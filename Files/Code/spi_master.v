==> flow/design.v <==
`timescale 1ns/1ps
`timescale 1ns/1ps
 module spi_slave #(
  parameter WIDTH = 8
)(
    input  wire                 sclk,     
    input  wire                 cs_n,     
    input  wire                 mosi,     
    output reg                  miso,     
    input  wire [WIDTH-1:0]     tx_data,  
    output reg [WIDTH-1:0]     rx_data,  
    output reg                  rx_ready  
);
    reg [WIDTH-1:0] shift_rx;
    reg [WIDTH-1:0] send_data;
    integer bit_cnt;
    reg active;
    always @(negedge cs_n or posedge cs_n) begin
        if (cs_n == 1'b0) begin
            send_data <= tx_data;
            miso <= tx_data[WIDTH-1];
            bit_cnt <= 0;
            shift_rx <= {WIDTH{1'b0}};
            active <= 1'b1;
            rx_ready <= 1'b0;
        end else begin
            active <= 1'b0;
            rx_data <= shift_rx;
            rx_ready <= 1'b1;  
            miso <= 1'b0;
        end
    end
    always @(posedge sclk) begin
        if (!cs_n) begin
            shift_rx[WIDTH-1 - bit_cnt] <= mosi;
        end
    end
    always @(negedge sclk) begin
        if (!cs_n) begin
            if (bit_cnt < WIDTH-1) begin
                bit_cnt <= bit_cnt + 1;
                miso <= send_data[WIDTH-1 - (bit_cnt + 1)];
            end else begin
                miso <= 1'b0;
            end
        end
    end
endmodule
module spi_master #(
    parameter WIDTH = 8,
    parameter CLK_DIV = 4
)(
    input  wire                 clk,        
    input  wire                 rst_n,      
    input  wire                 start,      
    input  wire [WIDTH-1:0]     data_in,    
    output reg  [WIDTH-1:0]     data_out,   
    output reg                  busy,
    output reg                  done,       
    output reg                  sclk,       
    output reg                  mosi,       
    output reg                  cs_n,       
    input  wire                 miso        
);
    localparam IDLE = 2'b00, TRANSFER = 2'b01, DONE = 2'b10;
    reg [1:0] state, next_state;
    reg [WIDTH-1:0] data_reg;        
    reg [WIDTH-1:0] shift_rx;        
    reg [$clog2(WIDTH):0] bit_cnt;   
    integer clk_cnt;
    reg done_flag;
    always @(posedge clk or negedge rst_n) begin
        if (!rst_n) state <= IDLE;
        else state <= next_state;
    end
    always @(*) begin
        next_state = state;
        case (state)
            IDLE: if (start) next_state = TRANSFER;
            TRANSFER: if (done_flag) next_state = DONE;
            DONE: next_state = IDLE;
        endcase
    end
    always @(posedge clk or negedge rst_n) begin
        if (!rst_n) begin
            sclk <= 1'b0;
            mosi <= 1'b0;
            cs_n <= 1'b1;
            busy <= 1'b0;
            done <= 1'b0;
            data_out <= {WIDTH{1'b0}};
            data_reg <= {WIDTH{1'b0}};
            shift_rx <= {WIDTH{1'b0}};
            bit_cnt <= 0;
            clk_cnt <= 0;
            done_flag <= 1'b0;
        end else begin
            done <= 1'b0;  
            case (state)
                IDLE: begin
                    sclk <= 1'b0;  
                    clk_cnt <= 0;
                    bit_cnt <= 0;
                    busy <= 1'b0;
                    cs_n <= 1'b1;
                    done_flag <= 1'b0;
                    shift_rx <= {WIDTH{1'b0}};
                    if (start) begin
                        data_reg <= data_in;
                        cs_n <= 1'b0;              
                        busy <= 1'b1;
                        mosi <= data_in[WIDTH-1];
                        bit_cnt <= 0;
                        clk_cnt <= 0;
                    end
                end
                TRANSFER: begin
                    if (clk_cnt >= (CLK_DIV - 1)) begin
                        clk_cnt <= 0;
                        sclk <= ~sclk;
                        if (sclk == 1'b0) begin
                            shift_rx[WIDTH-1 - bit_cnt] <= miso;
                            if (bit_cnt == (WIDTH - 1)) begin
                                done_flag <= 1'b1;
                            end
                        end else begin
                            if (bit_cnt < (WIDTH - 1)) begin
                                bit_cnt <= bit_cnt + 1;
                                mosi <= data_reg[WIDTH-1 - (bit_cnt + 1)];
                            end
                        end
                    end else begin
                        clk_cnt <= clk_cnt + 1;
                    end
                end
                DONE: begin
                    cs_n <= 1'b1;         
                    busy <= 1'b0;
                    done <= 1'b1;         
                    data_out <= shift_rx;  
                    sclk <= 1'b0;
                    done_flag <= 1'b0;
                    mosi <= 1'b0;
                end
                default: begin end
            endcase
        end
    end
endmodule
Tool chain data of spi_master --
What the tools print for spi_master, step after step. Lines are those of the file above, counted from 1. Library cell names are shortened. The mark -- stands for no value.
Set-up: design top spi_master, clock clk, library sky130hd, library corner tt_025C_1v80

Word level --
Counts by Yosys on the flattened word-level netlist (proc, flatten, opt, wreduce; memories kept). Register bits leave out memories and registers merged into their read ports (data or address). Print and check cells are left out.
Storage and ports: register bits after elaboration 68, input bits 12, elaborated cells 77
Operators by class: $add $sub $neg 5, $lt $le $gt $ge 2, eq/ne operators 10, shifts and indexed selects 3, mux-type cells 28, bitwise gates (word level) 4, reductions and logical operators 13
Operators with widths (number):
- 32-bit case mux with 2-bit select | 1
- 1-bit by 33-bit variable shift with 8-bit output | 1
- 1-bit by 33-bit variable shift with 8-bit output with constant A | 1
- 32-bit negator with 33-bit output | 1
- 32-bit by 2-bit adder with 32-bit output with constant B | 1
- 32-bit by 3-bit greater-or-equal comparator with 1-bit output with constant B | 1
- 32-bit 2-to-1 mux | 1
- 8-bit case mux with 2-bit select | 1
- 8-bit 2-to-1 mux | 2
- 2-bit != test with constant B | 7
- 4-bit 2-to-1 mux | 3
- 1-bit 2-to-1 mux | 11
- 4-bit AND reduction | 2
- 8-bit by 6-bit variable part select with 1-bit output | 1
- 8-bit AND | 1
- 8-bit bitwise OR | 1
- 8-bit NOT | 1
- 4-bit case mux with 2-bit select | 1
- 1-bit case mux with 2-bit select | 4
- 2-bit nonzero test | 3
- 3-bit by 5-bit subtractor with 6-bit output with constant A | 1
- 3-bit AND reduction | 2
- 2-bit case mux with 3-bit select | 1
- 3-bit by 4-bit subtractor with 5-bit output with constant A | 1
- 4-bit by 1-bit adder with 5-bit output with constant B | 1
- 5-bit AND reduction | 1
- 2-bit AND reduction | 2
- 4-bit by 3-bit < comparator with 1-bit output with constant B | 1
Other operator kinds: 9; their cells: 10.

Logic depth --
Longest topological path by Yosys (ltp), each cell counted once; first at word level (registers and memories cut), then after technology mapping (sequential cells cut; the memories' decode and read muxes count).
Logic depth: depth after elaboration 9, ABC_AREA 0, gate-level depth with buffers 9, mapped depth without buffers 9

Netlist --
Yosys stat after the flow's synthesis: flattened, memories mapped to cells. It holds for the ABC_AREA given above (unset counts as 0); a run with the other value may have another netlist. The area totals of this step are shown rounded.
Mapped netlist: mapped cells 379, cell area after synthesis 0.003725 sq mm, area of sequential cells 0.001729 sq mm, flip-flops 69
Cell types (number):
- dfrtp_1 | 67
- mux2_2 | 18
- nand2_1 | 44
- a31oi_1 | 24
- nand3_1 | 23
- mux2i_1 | 9
- ha_1 | 7
- a21oi_1 | 17
- o21ai_0 | 17
- nor2_1 | 20
- nand4_1 | 10
- nor4_1 | 10
- a41oi_1 | 7
- a21o_1 | 8
- dfstp_2 | 2
- o31ai_1 | 7
- mux4_2 | 2
- o211ai_1 | 6
Not listed: further types 32, cells in them 81.

Path before layout --
Path of least setup slack by OpenSTA after synthesis, without wires, with an ideal clock, recovery checks aside; 20% of the period is set as input and as output delay. Where synthesis merged equal registers, the netlist keeps one of their names.
Timing path after synthesis: kind register to register, start reg bit_cnt[0], end reg shift_rx[3], clock period 3.31 ns, library setup time 0.118 ns, launch time at the first pin 0.000 ns, data arrival time 2.441 ns, required time 3.192 ns, slack 0.751 ns, delay of the path 2.559 ns, stages 10, buffers on the path 1, period reached after synthesis 2.559 ns
"delay of the path" is the arrival time less input delay plus setup time. "stages": output pins that drive a net of the path, with the launching flip-flop's if there is one; two outputs of one cell count as two. "period reached after synthesis" is the clock period less the worst setup slack; recovery checks do not enter. This is arithmetic on one report: input and output delays are still those of the set period (20% each). The rows between start and end are the longest chain of elaborated cells between them; the timing report does not say that the signal goes this way. Where chains are equally long, one stands for them. Each line given opens the expression or statement behind the cell; cells for indexed reads and writes are added by Yosys, which also makes memories of some case tables. A register here has more assigning lines than the two given. Where a signal picks the word or bit written, the line may be left out of the assigning lines.
On the way, after synthesis: cells stage by stage dfrtp_1 -> clkbuf_1 -> nand3_1 -> nand2b_1 -> ha_1 -> nor4bb_1 -> nand3_1 -> o311ai_0 -> o41ai_1 -> a21o_1, cells in the longest elaborated chain 9, elaborated cells on any way between the ends 10, RTL lines with such cells 4, those cells by class 2 x add/sub; 2 x shift; 3 x mux; 3 x logic
Ends and longest elaborated chain, after synthesis:
- start, declared | line 69 | reg [$clog2(WIDTH):0] bit_cnt;
- start, assigned | line 94 | bit_cnt <= 0;
- start, assigned | line 128 | bit_cnt <= bit_cnt + 1;
- 3-bit by 4-bit subtractor with 5-bit output | line 122 | shift_rx[WIDTH-1 - bit_cnt] <= miso;
- 32-bit negator with 33-bit output | line 122
- 1-bit by 33-bit variable shift with 8-bit output | line 122
- 8-bit NOT | line 122
- 8-bit AND | line 122
- 8-bit bitwise OR | line 122
- 8-bit 2-to-1 mux | line 121 | if (sclk == 1'b0) begin
- 8-bit 2-to-1 mux | line 118 | if (clk_cnt >= (CLK_DIV - 1)) begin
- 8-bit case mux with 2-bit select | line 99 | case (state)
- end, assigned | line 93 | shift_rx <= {WIDTH{1'b0}};
- end, assigned | line 107 | shift_rx <= {WIDTH{1'b0}};
- end, declared | line 68 | reg [WIDTH-1:0] shift_rx;

Path in the finished layout --
From the final timing report of record 1: the path of least setup slack in the routed layout; clock arrival at registers is part of the times.
Timing path post-layout: kind register to register, start reg bit_cnt[1], end reg shift_rx[7], clock period 1.6 ns, library setup time 0.10 ns, launch time at the first pin 0.35 ns, data arrival time 2.54 ns, required time 1.86 ns, slack -0.68 ns, stages 11, buffers on the path 2
The rows between start and end are the longest chain of elaborated cells between them; the timing report does not say that the signal goes this way. Where chains are equally long, one stands for them. A register here has more assigning lines than the two given. Where a signal picks the word or bit written, the line may be left out of the assigning lines.
On the way, post-layout: cells stage by stage dfrtp_1 -> buf_6 -> nand3_4 -> nand2b_4 -> ha_4 -> nor4bb_4 -> buf_4 -> nand3_4 -> o311ai_4 -> o41ai_2 -> a21o_1, cells in the longest elaborated chain 9, elaborated cells on any way between the ends 10, RTL lines with such cells 4, those cells by class 2 x add/sub; 2 x shift; 3 x mux; 3 x logic
Ends and longest elaborated chain, post-layout:
- start, declared | line 69 | reg [$clog2(WIDTH):0] bit_cnt;
- start, assigned | line 94 | bit_cnt <= 0;
- start, assigned | line 128 | bit_cnt <= bit_cnt + 1;
- 3-bit by 4-bit subtractor with 5-bit output | line 122 | shift_rx[WIDTH-1 - bit_cnt] <= miso;
- 32-bit negator with 33-bit output | line 122
- 1-bit by 33-bit variable shift with 8-bit output | line 122
- 8-bit NOT | line 122
- 8-bit AND | line 122
- 8-bit bitwise OR | line 122
- 8-bit 2-to-1 mux | line 121 | if (sclk == 1'b0) begin
- 8-bit 2-to-1 mux | line 118 | if (clk_cnt >= (CLK_DIV - 1)) begin
- 8-bit case mux with 2-bit select | line 99 | case (state)
- end, assigned | line 93 | shift_rx <= {WIDTH{1'b0}};
- end, assigned | line 107 | shift_rx <= {WIDTH{1'b0}};
- end, declared | line 68 | reg [WIDTH-1:0] shift_rx;

Flow measurements of spi_master on sky130hd: 2 stored runs with different settings, listed in no order. Input and output delays are each 20% of the period that was set; the output load is 0.01 pF.
"period reached": clock period set for the run, less the worst setup slack. It is reckoned from that one timing run; input and output delays stay at 20% of the period that was set.
"critical setup path time" = time allowed to the worst setup path (clock period - input delay - output delay, where it has them) - its slack; a late launch clock adds to it, a late capture clock takes from it.
By "total power after layout" is meant OpenSTA's value without simulated activity: inputs other than the clock are taken to toggle once in ten clock periods, and the tool carries that through the logic.
The measured numbers are rounded.

* Record 1 | settings: period_ns 1.6; CORE_UTILIZATION 51; SETUP_SLACK_MARGIN 0.07; PLACE_DENSITY_LB_ADDON 0.1; HOLD_SLACK_MARGIN 0.01; CELL_PAD_IN_SITES_GLOBAL_PLACEMENT 2; TNS_END_PERCENT 85; GPL_TIMING_DRIVEN 1; CAP_MARGIN 20; CORE_MARGIN 2; SLEW_MARGIN 20 | results: chip area in the Yosys report 0.003725 sq mm; total negative setup slack -18.06 ns; period reached 2.280 ns; standard-cell area after layout 0.005876 sq mm; worst setup slack after layout -0.680 ns; critical setup path time 2.28 ns; worst setup path kind register to register; worst-case hold slack 0.510 ns; total power after layout 8247 µW; full die area 0.008003 sq mm
* Record 2 | settings: period_ns 4.5; CAP_MARGIN 20; CORE_MARGIN 2; CORE_UTILIZATION 40; SLEW_MARGIN 20 | results: chip area in the Yosys report 0.003725 sq mm; total negative setup slack 0.000 ns; period reached 3.103 ns; standard-cell area after layout 0.004219 sq mm; worst setup slack after layout 1.397 ns; critical setup path time 3.10 ns; worst setup path kind register to register; worst-case hold slack 0.497 ns; total power after layout 2208 µW; full die area 0.0101 sq mm
